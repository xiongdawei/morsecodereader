==> flow/design.v <==
module DisplayRotator(
    input            clk,
    input            showUpperBits,  
    input      [3:0] digit0,
    input      [3:0] digit1,
    input      [3:0] digit2,
    input      [3:0] digit3,
    input      [3:0] digit4,
    input      [3:0] digit5,
    output reg [3:0] an,
    output reg       dpEnable,
    output reg [3:0] digitToDisplay
);
reg [12:0] counter = 13'b0;
always @(posedge clk) begin
  counter <= counter + 1;
end
always @(*) begin
  case(counter[12:11])
    2'b00: begin
      an <= 4'b1110;
      digitToDisplay <= digit0;
      dpEnable <= (showUpperBits ? 1'b0 : 1'b1);
    end
    2'b01: begin
      an <= 4'b1101;
      digitToDisplay <= digit1;
      dpEnable <= 1'b1;
    end
    2'b10: begin
      an <= 4'b1011;
      digitToDisplay <= digit2;
      dpEnable <= (showUpperBits ? 1'b1 : 1'b0);
    end
    2'b11: begin
      an <= 4'b0111;
      digitToDisplay <= digit3;
      dpEnable <= 1'b1;
    end
  endcase
end
endmodule
Tool chain data of DisplayRotator
What the tools print for DisplayRotator, step after step.
Line numbers count from 1 in the design file above.
Operators: Yosys type, input widths -> output width; for muxes data width and select width s.
{"block": "design", "design": "DisplayRotator", "clk_port": "clk", "library": "sky130hd", "lib_corner": "tt_025C_1v80"}

Elaborated design
Counts by Yosys on the flattened word-level netlist (proc, flatten, opt, wreduce; memories kept). Register bits leave out memories and registers merged into their read ports (data or address); mux counts leave out enables and synchronous resets folded into registers. Print and check cells are left out. Cells with the same type and inputs are merged into one.
{"block": "bits", "reg_bits": 13, "in_bits": 26, "output_inout_bits": 9, "word_cells": 12}
{"block": "classes", "add_sub_neg": 1, "equal": 3, "n_mux": 5, "reduce_logical": 2}
{"block": "ops", "cell": "$pmux 4 s4", "count": 2}
{"block": "ops", "cell": "$add 13x1->13 const B", "count": 1}
{"block": "ops", "cell": "$eq 2x2->1 const B", "count": 2}
{"block": "ops", "cell": "$pmux 1 s3", "count": 1}
{"block": "ops", "cell": "$eq 2x1->1 const B", "count": 1}
{"block": "ops", "cell": "$logic_not 2->1", "count": 1}
{"block": "ops", "cell": "$reduce_or 2->1", "count": 1}
{"block": "ops", "cell": "$mux 1", "count": 2}

Depth
Yosys ltp: most cells in a row. Word level: on the elaborated netlist, between registers, memories and ports. Mapped: between sequential cells and ports; inverters and the memories' decode and read muxes count.
{"block": "logic_depth", "word_depth": 3, "ABC_AREA": 0, "ltp_mapped": 4, "mapped_depth_nobuf": 4}

Synthesis result
The flow's flattened synthesis, as Yosys stat reports it; memories are mapped. The netlist is that of the ABC_AREA named above (0 if unset); the other value can give another one.
Totals and module areas in this step are rounded.
{"block": "types", "cell_type": "sky130_fd_sc_hd__dfxtp_1", "count": 13, "area_total_um2": 260.25}
{"block": "types", "cell_type": "sky130_fd_sc_hd__mux4_2", "count": 4, "area_total_um2": 90.086}
{"block": "types", "cell_type": "sky130_fd_sc_hd__xnor2_1", "count": 10, "area_total_um2": 87.584}
{"block": "types", "cell_type": "sky130_fd_sc_hd__nand4_1", "count": 4, "area_total_um2": 25.024}
{"block": "types", "cell_type": "sky130_fd_sc_hd__nand3_1", "count": 4, "area_total_um2": 20.019}
{"block": "types", "cell_type": "sky130_fd_sc_hd__nand2b_1", "count": 3, "area_total_um2": 18.768}
{"block": "types", "cell_type": "sky130_fd_sc_hd__and4_1", "count": 2, "area_total_um2": 17.517}
{"block": "types", "cell_type": "sky130_fd_sc_hd__xor2_1", "count": 2, "area_total_um2": 17.517}
{"block": "types", "cell_type": "sky130_fd_sc_hd__ha_1", "count": 1, "area_total_um2": 12.512}
{"block": "types", "cell_type": "sky130_fd_sc_hd__and4_4", "count": 1, "area_total_um2": 11.261}
{"block": "types", "cell_type": "sky130_fd_sc_hd__buf_6", "count": 1, "area_total_um2": 11.261}
{"block": "types", "cell_type": "sky130_fd_sc_hd__nand2_1", "count": 3, "area_total_um2": 11.261}
{"block": "types", "cell_type": "sky130_fd_sc_hd__and2_1", "count": 1, "area_total_um2": 6.256}
{"block": "types", "cell_type": "sky130_fd_sc_hd__or2_2", "count": 1, "area_total_um2": 6.256}
{"block": "types", "cell_type": "sky130_fd_sc_hd__buf_2", "count": 1, "area_total_um2": 5.005}
{"block": "types", "cell_type": "sky130_fd_sc_hd__inv_1", "count": 1, "area_total_um2": 3.754}
{"block": "synth_totals", "cell_count": 52, "synth_area_mm2": 0.0006043, "flip_flops": 13, "buf_cells": 2}

Path before layout
Source: OpenSTA report_checks on the synthesized netlist (no wires, ideal clock, input and output delay 20% of the period each), path of least setup slack; recovery checks are left aside. Register names are those of the netlist, which keeps one name where synthesis merged equal registers.
{"block": "synth_timing", "path_type": "register to output", "start": "register counter[12]", "end": "output digitToDisplay[0]", "period_ps": 2280, "output_delay_ps": 456, "t_arrival_ps": 1020, "path_slack_ps": 804, "path_delay_ps": 1020, "driving_pins": 3, "path_buffers": 1, "period_less_setup_slack_ps": 1476}
"path_delay_ps" = arrival - input delay + setup time.
A path that ends at an output port has no setup time.
"driving_pins" counts driving pins, that of a launching flip-flop among them; a cell with two outputs on the path counts twice.
"period_less_setup_slack_ps" is the clock period less the worst setup slack; recovery checks do not enter. This is arithmetic on one report: input and output delays are still those of the set period (20% each).
The rows between start and end are the longest chain of elaborated cells between them; the timing report does not say that the signal goes this way. Where chains are equally long, one stands for them.
A line is the first line of the expression or statement that the cell stems from. Yosys adds cells for indexed reads and writes and turns some case tables into memories.
{"block": "synth_via", "path_cell_list": "sky130_fd_sc_hd__dfxtp_1 > sky130_fd_sc_hd__buf_2 > sky130_fd_sc_hd__mux4_2", "elab_chain_cells": 2, "cone_cells": 5, "cone_lines": 1}
{"block": "synth_lines", "item": "start, declared", "line": 14, "rtl": "reg [12:0] counter = 13'b0;"}
{"block": "synth_lines", "item": "start, assigned", "line": 16, "rtl": "counter <= counter + 1;"}
{"block": "synth_lines", "item": "$eq 2x2->1", "line": 19, "rtl": "case(counter[12:11])"}
{"block": "synth_lines", "item": "$pmux 4 s4", "line": 19}
{"block": "synth_lines", "item": "end, declared", "line": 12, "rtl": "output reg [3:0] digitToDisplay"}

Timing after layout
Path of least setup slack in the final report of job 2 (OpenROAD, finished layout, wires in). Where an end is a register, its clock arrival counts in the times.
The path's times are printed in steps of 10 ps; the period is the one set.
{"block": "layout_timing", "path_type": "register to output", "start": "register counter[11]", "end": "output digitToDisplay[2]", "period_ps": 1190, "output_delay_ps": 240, "t_arrival_ps": 1320, "path_slack_ps": -360, "driving_pins": 3, "path_buffers": 1}
The rows between start and end are the longest chain of elaborated cells between them; the timing report does not say that the signal goes this way. Where chains are equally long, one stands for them.
{"block": "layout_via", "path_cell_list": "sky130_fd_sc_hd__dfxtp_4 > sky130_fd_sc_hd__mux4_2 > sky130_fd_sc_hd__buf_6", "elab_chain_cells": 2, "cone_cells": 5, "cone_lines": 1}
{"block": "layout_lines", "item": "start, declared", "line": 14, "rtl": "reg [12:0] counter = 13'b0;"}
{"block": "layout_lines", "item": "start, assigned", "line": 16, "rtl": "counter <= counter + 1;"}
{"block": "layout_lines", "item": "$eq 2x2->1", "line": 19, "rtl": "case(counter[12:11])"}
{"block": "layout_lines", "item": "$pmux 4 s4", "line": 19}
{"block": "layout_lines", "item": "end, declared", "line": 12, "rtl": "output reg [3:0] digitToDisplay"}

Measured data: module DisplayRotator, platform sky130hd, 2 stored runs of the flow under differing settings, order arbitrary. Input and output delays are each 20% of the period that was set; the output load is 0.01 pF.
"achieved_period_ps" means the clock period less the worst setup slack. The figure is calculated, with input and output delays left at 20% of the set period.
The measured numbers are rounded.

{"run": "job 1", "settings": { "period_ns": 0.767, "CORE_UTILIZATION": 67, "SETUP_SLACK_MARGIN": -0.05, "PLACE_DENSITY_LB_ADDON": 0.25, "TNS_END_PERCENT": 55, "ABC_AREA": 1, "GPL_TIMING_DRIVEN": 1, "GPL_ROUTABILITY_DRIVEN": 0, "CTS_CLUSTER_SIZE": 19, "CTS_CLUSTER_DIAMETER": 266, "CAP_MARGIN": 15, "SLEW_MARGIN": 10, "MIN_ROUTING_LAYER": "met1", "CORE_MARGIN": 2 }, "outcome": "no results, placement failed with FLW-0024"}
{"run": "job 2", "settings": { "period_ns": 1.19, "CORE_UTILIZATION": 34, "SETUP_SLACK_MARGIN": -0.1, "CORE_ASPECT_RATIO": 0.91, "CORE_MARGIN": 2, "GPL_ROUTABILITY_DRIVEN": 0, "SLEW_MARGIN": 40, "MIN_ROUTING_LAYER": "met2", "MAX_ROUTING_LAYER": "met5", "CAP_MARGIN": 20 }, "results": { "dieArea_mm2": 0.002131, "hold_worst_slack_ps": 465, "post_route_stdcell_area_mm2": 0.0009497, "timing.setup.ws_ps": -363, "utilization_pct": 57.1, "achieved_period_ps": 1553, "post_synth_area_mm2": 0.0006043, "tns_ps": -2093 }}
